==> flow/design.v <==
module stepper_ctrl #(
    parameter PULSE_WIDTH_COUNT = 9'd75,    
    parameter HAS_ENABLE_ZERO = 0,       
    parameter DUAL_ZERO = 0,             
    parameter ACC_SHIFT = 12,            
    parameter SPD_SHIFT = 12,            
    parameter JERK_WIDTH = 9,            
    parameter ACC_WIDTH = 26,            
    parameter SPD_WIDTH = 30,            
    parameter STEP_WIDTH = 20,           
    parameter STEP_THRESH = 'd381250)    
(
    input   clk,
    input   clken_1meg,
    input   reset,
    input   estop,   
    input   swstop,  
    input   [DUAL_ZERO:0] zero,    
    output reg move_done = 0,
    input   spi_write,
    input [3:0] spi_waddr,
    input [15:0] spi_wdata,
    input [3:0] spi_raddr,
    output reg [15:0] spi_rdata = 0,
    output reg drv_dir = 0,
    output reg drv_step = 0
);
reg [JERK_WIDTH-1:0] jerk = 0;
reg dir = 0;                       
reg zero_clear = 0;                
reg zero_stop = 0;                 
reg [19:0] total_steps = 0;        
reg [19:0] c_jerk_dur = 0;         
reg [19:0] c_accel_dur = 0;        
reg do_move = 0;
reg [19:0] steps_left = 0;
reg busy = 0;
always @(posedge clk)
    if (reset)
    begin
        jerk <= 0;
        dir <= 0;
        zero_clear <= 0;
        zero_stop <= 0;
        total_steps <= 0;
        c_jerk_dur <= 0;
        c_accel_dur <= 0;
    end
    else
    if (spi_write)
    begin
        case (spi_waddr)
        4'h0:   {zero_stop, zero_clear, dir, jerk} <= spi_wdata[JERK_WIDTH+2:0];
        4'h1:   total_steps[15:0] <= spi_wdata;
        4'h2:   c_jerk_dur[15:0]  <= spi_wdata;
        4'h3:   c_accel_dur[15:0] <= spi_wdata;
        4'h4:   {c_accel_dur[19:16], c_jerk_dur[19:16],
                 total_steps[19:16]} <= spi_wdata[11:0];
        endcase
    end
always @(posedge clk)
    do_move <= ~reset & spi_write & spi_wdata[0] & (spi_waddr == 4'h5);
localparam
    st_Idle = 4'h0,
    st_Phase1 = 4'h1,
    st_Phase2 = 4'h2,
    st_Phase3 = 4'h3,
    st_Phase4 = 4'h4,
    st_Phase5 = 4'h5,
    st_Phase6 = 4'h6,
    st_Phase7 = 4'h7,
    st_Done   = 4'hf;
reg [3:0] state = st_Idle;
always @(posedge clk)
begin
    spi_rdata <= 0;
    case (spi_raddr)
    4'h0:   spi_rdata[JERK_WIDTH+2:0] <= {zero_stop, zero_clear, dir, jerk};
    4'h1:   spi_rdata <= total_steps[15:0];
    4'h2:   spi_rdata <= steps_left[15:0];
    4'h3:   spi_rdata <= c_accel_dur[15:0];
    4'h4:   spi_rdata <= {c_accel_dur[19:16], steps_left[19:16],
                          total_steps[19:16]};
    4'h5:   spi_rdata <= {busy, 3'b0, state, 8'b0};
    endcase
end
reg stop = 0;
reg did_last_step = 0;
wire zero_sel;
generate
    if (DUAL_ZERO)
    begin : g_zsel
        assign zero_sel = (dir ^ zero_clear) ? zero[0] : zero[1];
    end
    else
    begin : g_zsel
        assign zero_sel = zero[0];
    end
endgenerate
generate
    if (HAS_ENABLE_ZERO)
    begin : stops
        always @(posedge clk)
            stop <= reset | estop | swstop | did_last_step |
                (zero_stop & (zero_sel ^ zero_clear));
    end
    else
    begin : stops
        always @(posedge clk)
            stop <= reset | estop | swstop | did_last_step |
                (dir ? ~zero_sel & zero_clear : zero_sel);
    end
endgenerate
wire steps_done = ~|steps_left;
reg [19:0] phase_count = 0;
reg phase_done = 0;
wire [20:0] coast_steps_needed = {steps_left, 1'b1} - {1'b0, total_steps};
wire [19:0] coast_steps = {20{~coast_steps_needed[20]}} & coast_steps_needed[19:0];
reg motor_stopped = 0;
reg do_step_held = 0;
always @(posedge clk)
    phase_done <= ~|phase_count;
reg was_busy = 0;
always @(posedge clk)
begin
    if (do_move)
        busy <= 1'b1;
    else
    if (stop | (state == st_Done))
        busy <= 1'b0;
    did_last_step <= ~reset & (state != st_Idle) & steps_done;
    was_busy <= busy;
    move_done <= ~reset & (was_busy & ~busy);
end
always @(posedge clk)
    if (stop)
    begin
        state <= st_Idle;
        phase_count <= 0;
    end
    else
    case (state)
    st_Idle:
        if (do_move)
        begin
            state <= st_Phase1;
            phase_count <= c_jerk_dur;
        end
    st_Phase1:
        if (clken_1meg)
        begin
            if (phase_done)
                state <= st_Phase2;
            if (phase_done)
                phase_count <= c_accel_dur;
            else
                phase_count <= phase_count - 1'b1;
        end
    st_Phase2:
        if (clken_1meg)
        begin
            if (phase_done)
                state <= st_Phase3;
            if (phase_done)
                phase_count <= c_jerk_dur;
            else
                phase_count <= phase_count - 1'b1;
        end
    st_Phase3:
        if (clken_1meg)
        begin
            if (phase_done)
                state <= st_Phase4;
            if (phase_done)
                phase_count <= coast_steps;
            else
                phase_count <= phase_count - 1'b1;
        end
    st_Phase4:
        begin
            if (motor_stopped)
                state <= st_Done;
            else if (clken_1meg & phase_done)
            begin
                state <= st_Phase5;
                phase_count <= c_jerk_dur;
            end
            else if (do_step_held)
                phase_count <= phase_count - 1'b1;
        end
    st_Phase5:
        if (clken_1meg)
        begin
            if (phase_done)
                state <= st_Phase6;
            if (phase_done)
                phase_count <= c_accel_dur;
            else
                phase_count <= phase_count - 1'b1;
        end
    st_Phase6:
        if (clken_1meg)
        begin
            if (phase_done)
                state <= st_Phase7;
            if (phase_done)
                phase_count <= c_jerk_dur;
            else
                phase_count <= phase_count - 1'b1;
        end
    st_Phase7:
        begin
            if (motor_stopped)
                state <= st_Done;
            else
            if (clken_1meg & phase_done)
                state <= st_Done;
            if (clken_1meg & ~phase_done)
                phase_count <= phase_count - 1'b1;
        end
    default:
        state <= st_Idle;
    endcase
reg [ACC_WIDTH-1:0] cur_accel = 0;
always @(posedge clk)
    if (stop)
        cur_accel <= 0;
    else
    case (state)
    st_Idle:   cur_accel <= 0;
    st_Phase1,
    st_Phase5:   
        if (clken_1meg & ~phase_done)
            cur_accel <= cur_accel + {1'b0, jerk};
    st_Phase3,
    st_Phase7:
        if (clken_1meg & ~phase_done)
            cur_accel <= cur_accel - {1'b0, jerk};
        else
        if (cur_accel[ACC_WIDTH-1])   
            cur_accel <= 0;
    endcase
reg [SPD_WIDTH-1:0] cur_speed = 0;
always @(posedge clk)
    if (stop)
    begin
        cur_speed <= 0;
        motor_stopped <= 0;
    end
    else
    case (state)
    st_Idle:
        if (do_move)
        begin
            cur_speed <= 0;
            motor_stopped <= 0;
        end
    st_Phase1,
    st_Phase2,
    st_Phase3:
        if (clken_1meg & ~phase_done)
            cur_speed <= cur_speed + {1'b0, cur_accel[ACC_WIDTH-1:ACC_SHIFT]};
    st_Phase4:
        motor_stopped <= ~|cur_speed;
    st_Phase5,
    st_Phase6,
    st_Phase7:
        if (clken_1meg)  
            cur_speed <= cur_speed - {1'b0, cur_accel[ACC_WIDTH-1:ACC_SHIFT]};
        else
        if (cur_speed[SPD_WIDTH-1] | (~|cur_speed[SPD_WIDTH-2:SPD_SHIFT]))
        begin
            cur_speed <= 0;
            motor_stopped <= 1'b1;
        end
    st_Done:
        cur_speed <= 0;
    endcase
wire [31:0] step_thresh = STEP_THRESH;
wire [STEP_WIDTH-1:0] full_step_thresh = step_thresh[STEP_WIDTH-1:0];
wire [STEP_WIDTH-1:0] half_step_thresh = {1'b0, step_thresh[STEP_WIDTH-1:1]};
reg [STEP_WIDTH-1:0] step_accum = 0;
reg clken_1meg_h = 0;
wire do_step = clken_1meg_h & (step_accum >= full_step_thresh);
always @(posedge clk)
begin
    clken_1meg_h <= clken_1meg;
    do_step_held <= do_step & ~stop & ~steps_done;
end
always @(posedge clk)
    if (stop)
        step_accum <= half_step_thresh;
    else
    case (state)
    st_Idle:
        step_accum <= half_step_thresh;
    st_Phase1,
    st_Phase2,
    st_Phase3,
    st_Phase4,
    st_Phase5,
    st_Phase6,
    st_Phase7:
        if (clken_1meg)
            step_accum <= step_accum + {1'b0, cur_speed[SPD_WIDTH-1:SPD_SHIFT]};
        else
        if (do_step_held)
            step_accum <= step_accum - full_step_thresh;
    endcase
always @(posedge clk)
    if (reset)
        steps_left <= 0;
    else
    if ((state == st_Idle) & do_move)
        steps_left <= total_steps;
    else
    if (do_step_held)
        steps_left <= steps_left - 1'b1;
reg [8:0] step_timer = 0;
wire step_timer_nonzero = |step_timer;
always @(posedge clk)
    if (reset)
        step_timer <= 0;
    else
    if (do_step_held)
        step_timer <= PULSE_WIDTH_COUNT;
    else
    if (step_timer_nonzero)
        step_timer <= step_timer - 1'b1;
always @(posedge clk)
    drv_step <= step_timer_nonzero;
always @(posedge clk)
    if (reset)
        drv_dir <= 0;
    else
    if ((state == st_Idle) & do_move)
        drv_dir <= dir;
endmodule
# From RTL to reports: stepper_ctrl
# What the tools print for stepper_ctrl, step after step.
# Lines are those of the file above, counted from 1.
# Operators carry their Yosys type and port widths (W data, S select, Z words).
# A cell with n/a has no value.
[setup]
top = "stepper_ctrl"
clock_port = "clk"
cell_library = "sky130hd"
lib_corner = "tt_025C_1v80"

# Elaborated design
# Yosys after proc, flatten, opt, wreduce and memory -nomap, before mapping. Memory bits, and registers merged into a memory's read port (data or address), are not among the register bits. Print and check cells are not counted. Equal cells are merged and count once.
[word_totals]
regBits = 229
latchBits = 0
ramBits = 0
romBits = 0
clocked_rd_ports_x_width = 0
memories = 0
out_inout_bits = 19
word_cells = 203
[op_classes]
add_sub_neg = 10
mul = 0
div_mod_pow = 0
compare = 1
equal = 43
shifts = 0
mux = 51
logic = 27
n_reduce_logical = 39
[ops]
columns = ["cell", "n"]
rows = [
  ["$mux W20", 15],
  ["$pmux W30 S4", 1],
  ["$pmux W20 S6", 1],
  ["$mux W30", 4],
  ["$pmux W26 S3", 1],
  ["$pmux W12 S6", 1],
  ["$mux W4", 15],
  ["$mux W26", 2],
  ["$sub A20 B1 Y20 const B", 2],
  ["$reduce_or A20 Y1", 2],
  ["$pmux W20 S2", 1],
  ["$ne A2 B2 Y1 const B", 17],
  ["$eq A4 B3 Y1 const B", 8],
  ["$pmux W4 S8", 1],
  ["$add A30 B14 Y30", 1],
  ["$sub A30 B14 Y30", 1],
  ["$reduce_or A30 Y1", 1],
  ["$add A26 B9 Y26", 1],
  ["$sub A26 B9 Y26", 1],
  ["$mux W25", 1],
  ["$eq A4 B2 Y1 const B", 6],
  ["$sub A21 B20 Y21", 1],
  ["$add A20 B18 Y20", 1],
  ["$sub A20 B19 Y20 const B", 1],
  ["$ge A20 B19 Y1 const B", 1],
  ["$and A20 B20 Y20", 1],
  ["$ne A3 B3 Y1 const B", 6],
  ["$reduce_or A17 Y1", 1],
]
# Other operator kinds: 26; their cells: 76.

# Longest topological paths
# Longest topological path by Yosys (ltp), each cell counted once; first at word level (registers and memories cut), then after technology mapping (sequential cells cut; the memories' decode and read muxes count).
[logic_depth]
depth_word = 6
abc_area = 0
ltp_mapped = 13

# After synthesis
# Yosys stat after the flow's synthesis: flattened, memories mapped to cells. It holds for the ABC_AREA given above (unset counts as 0); a run with the other value may have another netlist.
# The area totals of this step are shown rounded.
[synth_totals]
stdcells = 2112
area_um2 = 16100
sequential_area_um2 = 4580
flip_flops = 229
buf_cells = 122
[by_type]
columns = ["cell", "n"]
rows = [
  ["sky130_fd_sc_hd__dfxtp_1", 229],
  ["sky130_fd_sc_hd__ha_1", 88],
  ["sky130_fd_sc_hd__a21oi_1", 179],
  ["sky130_fd_sc_hd__nor2_1", 221],
  ["sky130_fd_sc_hd__nand2_1", 187],
  ["sky130_fd_sc_hd__o21ai_0", 118],
  ["sky130_fd_sc_hd__mux2i_1", 58],
  ["sky130_fd_sc_hd__nor3_1", 84],
  ["sky130_fd_sc_hd__xnor2_1", 48],
  ["sky130_fd_sc_hd__clkbuf_1", 109],
  ["sky130_fd_sc_hd__inv_1", 101],
  ["sky130_fd_sc_hd__a211oi_1", 41],
  ["sky130_fd_sc_hd__nand3_1", 55],
  ["sky130_fd_sc_hd__xor2_1", 30],
  ["sky130_fd_sc_hd__nor4_1", 36],
  ["sky130_fd_sc_hd__a31oi_1", 35],
  ["sky130_fd_sc_hd__o211ai_1", 27],
  ["sky130_fd_sc_hd__a22oi_1", 24],
]
# Other cell types: 66; their cells: 442.

# Path before layout
# OpenSTA on the mapped netlist: ideal clock, no wires. The path of least setup slack (recovery checks aside). Input and output delay are each 20% of the period. Register names are those of the netlist, which keeps one name where synthesis merged equal registers.
[synth_path]
kind = "reg-to-reg"
startpoint = "register cur_accel[13]"
endpoint = "register cur_speed[28]"
clock_period_ns = 2.69
setup_time_ns = 0.092
t_arrival_ns = 2.828
required_time_ns = 2.598
setup_slack_ns = -0.231
delay_ns = 2.920
driving_pins = 11
n_path_buf = 0
synth_period_reached_ns = 2.921
# "delay_ns" is the arrival time less input delay plus setup time.
# "driving_pins": output pins that drive a net of the path, with the launching flip-flop's if there is one; two outputs of one cell count as two.
# "synth_period_reached_ns" is the clock period less the worst setup slack; recovery checks do not enter. This is arithmetic on one report: input and output delays are still those of the set period (20% each).
# Between the ends stands the longest chain of elaborated cells between them, by number of cells; it is not shown to be the way that was timed. Of several equally long chains one is given.
# A line is the first line of the expression or statement that the cell stems from. Yosys adds cells for indexed reads and writes and turns some case tables into memories.
# At most two assigning lines are given for a register; there are more.
[synth_via]
path_cell_list = "sky130_fd_sc_hd__dfxtp_1 -> sky130_fd_sc_hd__inv_1 -> sky130_fd_sc_hd__fa_1 -> sky130_fd_sc_hd__a211oi_1 -> sky130_fd_sc_hd__o21ai_0 -> sky130_fd_sc_hd__a31oi_1 -> sky130_fd_sc_hd__o31a_1 -> sky130_fd_sc_hd__o211ai_1 -> sky130_fd_sc_hd__nor4_1 -> sky130_fd_sc_hd__a211oi_1 -> sky130_fd_sc_hd__o32ai_1"
elab_chain_len = 3
[synth_rtl]
columns = ["element", "line_no", "text"]
rows = [
  ["start: declaration", 224, "reg [ACC_WIDTH-1:0] cur_accel = 0;"],
  ["start: assignment", 234, "cur_accel <= cur_accel + {1'b0, jerk};"],
  ["start: assignment", 238, "cur_accel <= cur_accel - {1'b0, jerk};"],
  ["$sub A30 B14 Y30", 269, "cur_speed <= cur_speed - {1'b0, cur_accel[ACC_WIDTH-1:ACC_SHIFT]};"],
  ["$mux W30", 268, "if (clken_1meg)"],
  ["$pmux W30 S4", 251, "case (state)"],
  ["end: assignment", 262, "cur_speed <= cur_speed + {1'b0, cur_accel[ACC_WIDTH-1:ACC_SHIFT]};"],
  ["end: assignment", 269, ""],
  ["end: declaration", 243, "reg [SPD_WIDTH-1:0] cur_speed = 0;"],
]

# Worst path after layout
# From the final timing report of entry A: the path of least setup slack in the routed layout; clock arrival at registers is part of the times.
[layout_path]
kind = "reg-to-reg"
startpoint = "register cur_accel[12]"
endpoint = "register cur_speed[28]"
clock_period_ns = 5.54
setup_time_ns = 0.10
t_arrival_ns = 4.38
required_time_ns = 5.99
setup_slack_ns = 1.61
driving_pins = 12
n_path_buf = 0
# Between the ends stands the longest chain of elaborated cells between them, by number of cells; it is not shown to be the way that was timed. Of several equally long chains one is given.
# At most two assigning lines are given for a register; there are more.
[layout_via]
path_cell_list = "sky130_fd_sc_hd__dfxtp_1 -> sky130_fd_sc_hd__ha_1 -> sky130_fd_sc_hd__inv_1 -> sky130_fd_sc_hd__fa_1 -> sky130_fd_sc_hd__a211oi_1 -> sky130_fd_sc_hd__o21ai_0 -> sky130_fd_sc_hd__a31oi_1 -> sky130_fd_sc_hd__o31a_1 -> sky130_fd_sc_hd__o211ai_1 -> sky130_fd_sc_hd__nor4_1 -> sky130_fd_sc_hd__a211oi_1 -> sky130_fd_sc_hd__o32ai_1"
elab_chain_len = 3
[layout_rtl]
columns = ["element", "line_no", "text"]
rows = [
  ["start: declaration", 224, "reg [ACC_WIDTH-1:0] cur_accel = 0;"],
  ["start: assignment", 234, "cur_accel <= cur_accel + {1'b0, jerk};"],
  ["start: assignment", 238, "cur_accel <= cur_accel - {1'b0, jerk};"],
  ["$sub A30 B14 Y30", 269, "cur_speed <= cur_speed - {1'b0, cur_accel[ACC_WIDTH-1:ACC_SHIFT]};"],
  ["$mux W30", 268, "if (clken_1meg)"],
  ["$pmux W30 S4", 251, "case (state)"],
  ["end: assignment", 262, "cur_speed <= cur_speed + {1'b0, cur_accel[ACC_WIDTH-1:ACC_SHIFT]};"],
  ["end: assignment", 269, ""],
  ["end: declaration", 243, "reg [SPD_WIDTH-1:0] cur_speed = 0;"],
]

# Record of 2 stored runs of the RTL-to-layout flow on stepper_ctrl, platform sky130hd. The runs are unordered. Constraints: input delay and output delay 20% of the set period each, output load 0.01 pF.
# "clock_period_reached_ns" is the run's clock period less its worst setup slack. It is reckoned from that one timing run; input and output delays stay at 20% of the period that was set.
# "worstPathTime_ns" = time allowed to the worst setup path (clock period - input delay - output delay, where it has them) - its slack; a late launch clock adds to it, a late capture clock takes from it.
# "fin_power_uw" is the tool's figure for a default switching activity; nothing was simulated.
# The results are shown rounded.

[[run]]
name = "entry A"
[run.settings]
period_ns = 5.54
CORE_UTILIZATION = 52
SETUP_SLACK_MARGIN = -0.36
PLACE_DENSITY_LB_ADDON = 0.27
CELL_PAD_IN_SITES_GLOBAL_PLACEMENT = 1
TNS_END_PERCENT = 40
GPL_ROUTABILITY_DRIVEN = 0
CTS_CLUSTER_SIZE = 95
CAP_MARGIN = 15
SLEW_MARGIN = 10
MAX_ROUTING_LAYER = "met5"
CORE_MARGIN = 2
[run.results]
ys_area_um2 = 16100
dieArea_um2 = 32400
finish.stdcell_area_um2 = 17800
utilization_pct = 58.3
worstSetupSlack_ns = 1.61
tns_ns = 0.000
final_hold_ws_ns = 0.432
fin_power_uw = 4120
clock_period_reached_ns = 3.932
worstPathTime_ns = 3.93
worst_path_kind = "reg-to-reg"

[[run]]
name = "entry B"
[run.settings]
period_ns = 2.26
CORE_UTILIZATION = 16
SETUP_SLACK_MARGIN = 0.03
PLACE_DENSITY_LB_ADDON = 0.22
CORE_ASPECT_RATIO = 1.11
CORE_MARGIN = 6
GPL_TIMING_DRIVEN = 0
GPL_ROUTABILITY_DRIVEN = 1
CTS_CLUSTER_DIAMETER = 378
SLEW_MARGIN = 10
CAP_MARGIN = 20
[run.results]
ys_area_um2 = 16100
dieArea_um2 = 109000
finish.stdcell_area_um2 = 23700
utilization_pct = 23.8
worstSetupSlack_ns = -0.550
tns_ns = -18.4
final_hold_ws_ns = 0.384
fin_power_uw = 10900
clock_period_reached_ns = 2.810
worstPathTime_ns = 2.81
worst_path_kind = "reg-to-reg"
